==> flow/design.v <==
module gpio_wb #(parameter BASE_ADDR = 32'h00000400) (
    input clk_i, 
    input rst_i,
    input      [31:0] dat_i, 
    output reg [31:0] dat_o, 
    input      [31:0] adr_i, 
    input      we_i, 
    input      [3:0] sel_i, 
    input      cyc_i, 
    input      stb_i, 
    output reg ack_o,
    input [15:0] sw_bi,
    output reg [15:0] gpio_bo
);
localparam IDLE = 0;
localparam ACK  = 1;
wire read  = cyc_i & stb_i & !we_i;
wire write = cyc_i & stb_i & we_i;
reg state_r;
always@(posedge clk_i, posedge rst_i)
    if(rst_i) begin
        state_r  <= 0;
        ack_o    <= 1'b0;
        gpio_bo  <= 0;
        dat_o    <= 0;
    end else begin
        ack_o <= 1'b0;
        case(state_r)
            IDLE: 
                begin
                    if(write) begin
                        if(adr_i == BASE_ADDR)
                            gpio_bo <= dat_i[15:0];
                        ack_o   <= 1'b1;
                        state_r <= ACK; 
                    end else if(read) begin
                        dat_o <= (adr_i == BASE_ADDR)? sw_bi: 0;
                        state_r <= ACK;
                    end
                end
            ACK:
                begin
                    ack_o   <= 1'b1;
                    state_r <= IDLE;
                end
        endcase
    end
endmodule
### From RTL to reports: gpio_wb

What the tools print for gpio_wb, step after step.
Lines are those of the file above, counted from 1.
Library cell names are shortened.
The mark - stands for no value.

| design | value |
|---|---|
| top | gpio_wb |
| clock input | clk_i |
| standard-cell library | sky130hd |
| library corner | tt_025C_1v80 |

### Word-level counts

Counts by Yosys on the flattened word-level netlist (proc, flatten, opt, wreduce; memories kept). Register bits leave out memories and registers merged into their read ports (data or address); mux counts leave out enables and synchronous resets folded into registers. Print and check cells are left out. Cells with the same type and inputs are merged into one.

| storage and ports | value |
|---|---|
| bits in registers | 50 |
| word-level cells | 19 |
| input bits | 89 |
| output and inout bits | 49 |

| cells by class | value |
|---|---|
| multiplexer cells | 6 |
| eq/ne operators | 1 |
| bitwise gates (word level) | 5 |
| reduce/logical cells | 3 |

Operators by type and width:

| kind | count |
|---|---|
| equality test 32 x 11 -> 1 bit with constant B | 1 |
| two-way mux 16 bit | 1 |
| AND reduction 3 bit | 2 |
| two-way mux 1 bit | 4 |
| bitwise AND 1 bit | 3 |
| inverter 1 bit | 2 |
| case mux 1 bit (select 2 bit) | 1 |
| logical NOT 1 bit | 1 |

### Logic depth

Yosys ltp: most cells in a row. Word level: on the elaborated netlist, between registers, memories and ports. Mapped: between sequential cells and ports; inverters and the memories' decode and read muxes count.

| logic depth | value |
|---|---|
| depth after elaboration | 5 |
| ABC_AREA | 0 |
| gate-level depth with buffers | 6 |
| gate-level depth less buffers | 4 |

### Synthesis result

The flow's flattened synthesis, as Yosys stat reports it; memories are mapped. The netlist is that of the ABC_AREA named above (0 if unset); the other value can give another one.

Cells by type:

| type | count | total area (um^2) |
|---|---|---|
| dfrtp_1 | 34 | 850.816 |
| mux2_4 | 10 | 150.144 |
| nand2_1 | 33 | 123.869 |
| buf_4 | 16 | 120.115 |
| mux2_2 | 6 | 67.565 |
| o21ai_0 | 13 | 65.062 |
| nor4_2 | 4 | 50.048 |
| buf_12 | 1 | 20.019 |
| clkbuf_1 | 5 | 18.768 |
| nor4_1 | 3 | 18.768 |
| nor3_4 | 1 | 16.266 |
| nor4b_2 | 1 | 15.014 |
| o21ai_1 | 3 | 15.014 |
| nand4_1 | 2 | 12.512 |
| a31o_2 | 1 | 8.758 |
| and3b_1 | 1 | 8.758 |
| nand2b_1 | 1 | 6.256 |
| nor2b_1 | 1 | 6.256 |

Other cell types: 4; their cells: 4.

| synthesis totals | value |
|---|---|
| mapped cells | 140 |
| buffer cells | 23 |
| synthesis area | 1592.8 um^2 |
| area of sequential cells | 850.8 um^2 |
| flip-flops | 34 |

### Worst setup path after synthesis

OpenSTA on the mapped netlist: ideal clock, no wires. The path of least setup slack (recovery checks aside). Input and output delay are each 20% of the period. Register names are those of the netlist, which keeps one name where synthesis merged equal registers.

| timing after synthesis | value |
|---|---|
| kind | input to register |
| from | input adr_i[20] |
| to | register gpio_bo[0] |
| arrival time | 1.850 ns |
| buffers on the path | 1 |
| setup time | 0.125 ns |
| setup slack | 0.935 ns |
| stages | 5 |
| path delay | 1.393 ns |
| period | 2.91 ns |
| required time | 2.785 ns |
| input delay | 0.582 ns |
| launch time at the first pin | 0.582 ns |
| synthesis period reached | 1.975 ns |

"path delay" = arrival - input delay + setup time.
"stages": output pins that drive a net of the path, with the launching flip-flop's if there is one; two outputs of one cell count as two.
"synthesis period reached" = period - worst setup slack (recovery checks aside). The figure is calculated, with input and output delays left at 20% of the set period.
The rows between start and end are the longest chain of elaborated cells between them; the timing report does not say that the signal goes this way. Where chains are equally long, one stands for them.
A line is the first line of the expression or statement that the cell stems from. Yosys adds cells for indexed reads and writes and turns some case tables into memories.

| between the ends, after synthesis | value |
|---|---|
| cells stage by stage | nor4_2 > nand4_1 > nor3_4 > buf_12 > mux2_4 |
| cells in the longest elaborated chain | 2 |
| elaborated cells on any way between the ends | 2 |
| those cells by class | eq/ne (1); reduce/logical (1) |

RTL lines, path after synthesis:

| item | line | source |
|---|---|---|
| start, declared | 6 | `input      [31:0] adr_i,` |
| equality test 32 x 11 -> 1 bit | 32 | `if(adr_i == BASE_ADDR)` |
| AND reduction 3 bit | - |  |
| end, assigned | 24 | `gpio_bo  <= 0;` |
| end, assigned | 33 | `gpio_bo <= dat_i[15:0];` |
| end, declared | 13 | `output reg [15:0] gpio_bo` |

### Worst path after layout

Path of least setup slack in the final report of run 1 (OpenROAD, finished layout, wires in). Where an end is a register, its clock arrival counts in the times.

| timing post-layout | value |
|---|---|
| kind | input to register |
| from | input adr_i[11] |
| to | register gpio_bo[10] |
| stages | 6 |
| buffers on the path | 2 |
| setup time | 0.11 ns |
| required time | 2.79 ns |
| period | 2.63 ns |
| setup slack | 0.54 ns |
| input delay | 0.53 ns |
| launch time at the first pin | 0.53 ns |
| arrival time | 2.25 ns |

The rows between start and end are the longest chain of elaborated cells between them; the timing report does not say that the signal goes this way. Where chains are equally long, one stands for them.

| between the ends, post-layout | value |
|---|---|
| cells stage by stage | clkdlybuf4s50_1 > nor4b_2 > nand4_1 > nor3_4 > buf_12 > mux2_2 |
| cells in the longest elaborated chain | 2 |
| elaborated cells on any way between the ends | 2 |
| those cells by class | eq/ne (1); reduce/logical (1) |

RTL lines, path post-layout:

| item | line | source |
|---|---|---|
| start, declared | 6 | `input      [31:0] adr_i,` |
| equality test 32 x 11 -> 1 bit | 32 | `if(adr_i == BASE_ADDR)` |
| AND reduction 3 bit | - |  |
| end, assigned | 24 | `gpio_bo  <= 0;` |
| end, assigned | 33 | `gpio_bo <= dat_i[15:0];` |
| end, declared | 13 | `output reg [15:0] gpio_bo` |

Subject: flow runs of gpio_wb

Hi,

Settings and measured results of 2 stored flow runs for module gpio_wb (sky130hd), not sorted in any way. The constraints put input and output delay at 20% of the set period each and load the outputs with 0.01 pF.
"achieved period": clock period set for the run, less the worst setup slack. It is reckoned from that one timing run; input and output delays stay at 20% of the period that was set.
"critical setup path time" is the time allowed to the run's worst setup path (the clock period less input and output delay, where it has them) less its slack. Clock arrival times count: a late capture clock shortens it, a late launch clock lengthens it.
"total design power" rests on the timing tool's default activity at the inputs, not on a simulated workload.

#### Run 1

| setting | value |
|---|---|
| period_ns | `2.63` |
| CORE_UTILIZATION | `32` |
| PLACE_DENSITY_LB_ADDON | `0.11` |
| HOLD_SLACK_MARGIN | `0.14` |
| CORE_ASPECT_RATIO | `0.68` |
| CTS_CLUSTER_DIAMETER | `103` |
| SLEW_MARGIN | `5` |
| MIN_ROUTING_LAYER | `met1` |
| CAP_MARGIN | `20` |
| CORE_MARGIN | `2` |

| result | value |
|---|---|
| area of the synthesized netlist | 1592.8 um^2 |
| die area | 5568.1 um^2 |
| standard-cell area after routing | 2708.8 um^2 |
| utilization in the final report | 55.7 % |
| setup slack of the critical path | 0.541 ns |
| summed negative setup slack | 0.000 ns |
| total design power | 1063 µW |
| achieved period | 2.089 ns |
| critical setup path time | 1.56 ns |
| worst setup path type | input to register |

#### Run 2

| setting | value |
|---|---|
| period_ns | `1.8` |
| CORE_UTILIZATION | `26` |
| CAP_MARGIN | `20` |
| CORE_MARGIN | `2` |
| SLEW_MARGIN | `20` |

| result | value |
|---|---|
| area of the synthesized netlist | 1592.8 um^2 |
| die area | 6768.4 um^2 |
| standard-cell area after routing | 2861.5 um^2 |
| utilization in the final report | 48.3 % |
| setup slack of the critical path | 0.033 ns |
| summed negative setup slack | 0.000 ns |
| total design power | 1491 µW |
| achieved period | 1.767 ns |
| critical setup path time | 1.41 ns |
| worst setup path type | input to register |

Regards
