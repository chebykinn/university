==> flow/design.v <==
`timescale 1ns / 1ps
module master_wb(
    input clk,
    input rst,
    output reg done_o,
    input  wire         d_read_en,
    input  wire         d_write_en,
    input  wire [31:0]  d_addr,
    input  wire [31:0]  d_write_data,
    output reg  [31:0]  d_data_out,
    input             wbm_done_pls_i,
    input      [31:0] wbm_dat_i,
    input             wbm_ack_i,
    output reg [31:0] wbm_dat_o,
    output reg        wbm_we_o,
    output     [3:0]  wbm_sel_o,
    output reg [31:0] wbm_adr_o,
    output reg        wbm_cyc_o,
    output reg        wbm_stb_o
);
    reg [1:0] state_r;
    assign wbm_sel_o = 4'b1111;
    localparam IDLE      = 0;
    localparam WRITE_ACK = 1;
    localparam READ_ACK  = 2;
    localparam DONE_PLS  = 3;
    reg rd_r, wr_r;
    always@(posedge clk, posedge rst) 
        if(rst) begin
             state_r    <= IDLE;
             done_o     <= 1'b0;
             wbm_adr_o <= 0;
             wbm_dat_o  <= 0;
             wbm_we_o   <= 1'b0;
             wbm_stb_o  <= 1'b0;
             wbm_cyc_o  <= 1'b0;
             d_data_out <= 0;
             rd_r <= 0;
             wr_r <= 0;
        end else begin
            rd_r <= d_read_en;
            wr_r <= d_write_en;
            done_o <= 1'b0;
            case(state_r) 
                IDLE: 
                    if(d_write_en && !wr_r) begin
                         wbm_adr_o <= d_addr;
                         wbm_dat_o  <= d_write_data;
                         wbm_we_o   <= 1'b1;
                         wbm_stb_o  <= 1'b1;
                         wbm_cyc_o  <= 1'b1;
                         state_r    <= WRITE_ACK;
                    end else if (d_read_en && !rd_r) begin
                         wbm_adr_o <= d_addr;
                         wbm_stb_o  <= 1'b1;
                         wbm_cyc_o  <= 1'b1;
                         state_r <= READ_ACK;
                    end else if (wbm_done_pls_i) begin
                         done_o  <= 1'b1;
                         state_r <= DONE_PLS;
                    end
                WRITE_ACK: 
                    if(wbm_ack_i) begin
                        wbm_we_o   <= 1'b0;
                        wbm_stb_o  <= 1'b0;
                        wbm_cyc_o  <= 1'b0;
                        done_o     <= 1'b1;
                        state_r    <= IDLE;
                    end
                READ_ACK:
                    if(wbm_ack_i) begin
                         wbm_stb_o  <= 1'b0;
                         wbm_cyc_o  <= 1'b0;
                         d_data_out <= wbm_dat_i;
                         done_o     <= 1'b1;
                         state_r    <= IDLE;
                    end
                DONE_PLS: 
                    if(!wbm_done_pls_i)
                         state_r <= IDLE;
            endcase
        end
endmodule
Tool chain data of master_wb
What the tools print for master_wb, step after step.
Line numbers count from 1 in the design file above.
Cell names lack the library's common part.
Not given: --

set-up
  top = master_wb
  clock input = clk
  library = sky130hd
  library corner = tt_025C_1v80

Elaborated design
Yosys after proc, flatten, opt, wreduce and memory -nomap, before mapping. Memory bits, and registers merged into a memory's read port (data or address), are not among the register bits. Print and check cells are not counted. Equal cells are merged and count once.

storage and ports
  bits in registers = 103
  bits of input ports = 102
  output and inout port bits = 104
  cells after elaboration = 53

operators by class
  eq/ne operators = 9
  mux-type cells = 19
  reduce/logical cells = 16

operators with widths
  operator                                              number
  two-way mux 32 bit                                    2
  two-way mux 2 bit                                     5
  two-way mux 1 bit                                     8
  != test 2 bit (second input constant)                 3
  AND reduction 2 bit                                   3
  AND reduction 3 bit                                   2
  parallel mux 2 bit (select 3 bit)                     1
  parallel mux 1 bit (select 2 bit)                     3
  equality test 2 bit (second input constant)           2
  nonzero test 2 bit                                    2
  != test 4 bit (second input constant)                 1
  AND reduction 4 bit                                   1
  nonzero test 4 bit                                    1
  != test 3 bit (second input constant)                 1
  nonzero test 3 bit                                    1
  logical AND 1 bit                                     2
  zero test 1 bit                                       2
  equality test 2 x 1 -> 1 bit (second input constant)  1
  != test 2 x 1 -> 1 bit (second input constant)        1
  zero test 2 bit                                       1
  OR reduction 2 bit                                    1

Depth
Yosys ltp: most cells in a row. Word level: on the elaborated netlist, between registers, memories and ports. Mapped: between sequential cells and ports; inverters and the memories' decode and read muxes count.

depth
  depth after elaboration = 5
  ABC_AREA = 0
  mapped depth = 4

Mapped cells and area
Yosys stat after the flow's synthesis: flattened, memories mapped to cells. It holds for the ABC_AREA given above (unset counts as 0); a run with the other value may have another netlist.
The area totals of this step are shown rounded.

cell types
  cell     number
  dfrtp_1  104
  mux2_4   59
  mux2_2   37
  buf_6    6
  buf_4    5
  dfstp_2  1
  buf_2    4
  inv_1    5
  o21ai_4  1
  o21ai_0  3
  nor2b_4  1
  a31oi_1  2
  nand4_1  2
  nand2_1  3
  nand2_4  1
  a21oi_1  2
  nand3_1  2
  nor2b_2  1

Other cell types: 8; their cells: 8.

mapped netlist
  cell count = 247
  synthesis area = 4,250 um2
  sequential part of the area = 2,629 um2
  flip-flops = 105
  buffers = 15

Path before layout
Source: OpenSTA report_checks on the synthesized netlist (no wires, ideal clock, input and output delay 20% of the period each), path of least setup slack; recovery checks are left aside. Register names are those of the netlist, which keeps one name where synthesis merged equal registers.

timing path post-synthesis
  kind = register to register
  start point = register state_r
  end point = register wbm_adr_o[0]
  clock period = 1.36 ns
  library setup time = 0.125 ns
  launch time at the first pin = 0.000 ns
  arrival time = 1.251 ns
  path slack = -0.016 ns
  path delay = 1.376 ns
  stages = 5
  path buffers = 2
  period reached after synthesis = 1.376 ns

"path delay" = arrival - input delay + setup time.
"stages" counts driving pins, that of a launching flip-flop among them; a cell with two outputs on the path counts twice.
"period reached after synthesis" is the clock period less the worst setup slack; recovery checks do not enter. This is arithmetic on one report: input and output delays are still those of the set period (20% each).
Where an end lacks its bit number, it is one bit of the signal, or one of the new flip-flops if synthesis recoded a state register.
At most two assigning lines are given for a register; there are more.

on the way, post-synthesis
  path through = dfstp_2 > buf_2 > o21ai_4 > buf_6 > mux2_4

ends and longest elaborated chain, post-synthesis
  item             line  RTL
  start, declared  21    reg [1:0] state_r;
  start, assigned  30    state_r    <= IDLE;
  start, assigned  52    state_r    <= WRITE_ACK;
  end, assigned    47    wbm_adr_o <= d_addr;
  end, assigned    54    wbm_adr_o <= d_addr;
  end, declared    17    output reg [31:0] wbm_adr_o,

Chain of elaborated cells between the ends: none given.

Timing after layout
Path of least setup slack in the final report of entry B (OpenROAD, finished layout, wires in). Where an end is a register, its clock arrival counts in the times.

timing path after layout
  kind = register to output
  start point = register (no name shown)
  end point = output port wbm_stb_o
  clock period = 1.96 ns
  launch time at the first pin = 0.34 ns
  arrival time = 1.42 ns
  path slack = 0.15 ns
  stages = 3
  path buffers = 2

on the way, after layout
  path through = dfrtp_1 > buf_4 > clkdlybuf4s50_1
  cells in the longest elaborated chain = 0
  elaborated cells on any way between the ends = 0

ends and longest elaborated chain, after layout
  item           line  RTL
  end, declared  19    output reg        wbm_stb_o

==> results <==
Below are 2 stored runs of the flow (Yosys, OpenROAD; platform sky130hd) on master_wb, each with its settings and what was measured, unordered. Constraints: input delay and output delay 20% of the set period each, output load 0.01 pF.
"time on the worst setup path" = time allowed to the worst setup path (clock period - input delay - output delay, where it has them) - its slack; a late launch clock adds to it, a late capture clock takes from it.
"power consumption" is the tool's figure for a default switching activity; nothing was simulated.
Values from the reports are rounded here.
Settings: - = not set for that run.
A result given as - is not shown for that run.

setting or result                                        entry A  entry B
period_ns                                                1.15     1.96
CORE_UTILIZATION                                         68       46
SETUP_SLACK_MARGIN                                       0.01     -0.09
PLACE_DENSITY                                            0.94     -
CORE_MARGIN                                              9        2
CELL_PAD_IN_SITES_GLOBAL_PLACEMENT                       0        -
TNS_END_PERCENT                                          10       -
GPL_TIMING_DRIVEN                                        1        0
CTS_CLUSTER_SIZE                                         78       -
CAP_MARGIN                                               15       20
SLEW_MARGIN                                              30       20
MIN_ROUTING_LAYER                                        met2     -
MAX_ROUTING_LAYER                                        met4     met4
PLACE_DENSITY_LB_ADDON                                   -        0.2
HOLD_SLACK_MARGIN                                        -        0.17
CELL_PAD_IN_SITES_DETAIL_PLACEMENT                       -        0
synthesis area (um2)                                     -        4,250
area of the die (um2)                                    -        10,020
area of the standard cells in the finished layout (um2)  -        6,688
worst setup slack after layout (ns)                      -        0.148
total negative slack (ns)                                -        0.000
power consumption (mW)                                   -        9.570
time on the worst setup path (ns)                        -        1.42
critical path type                                       -        register to output

Entry A: no final report: placement broke off with GPL-0301
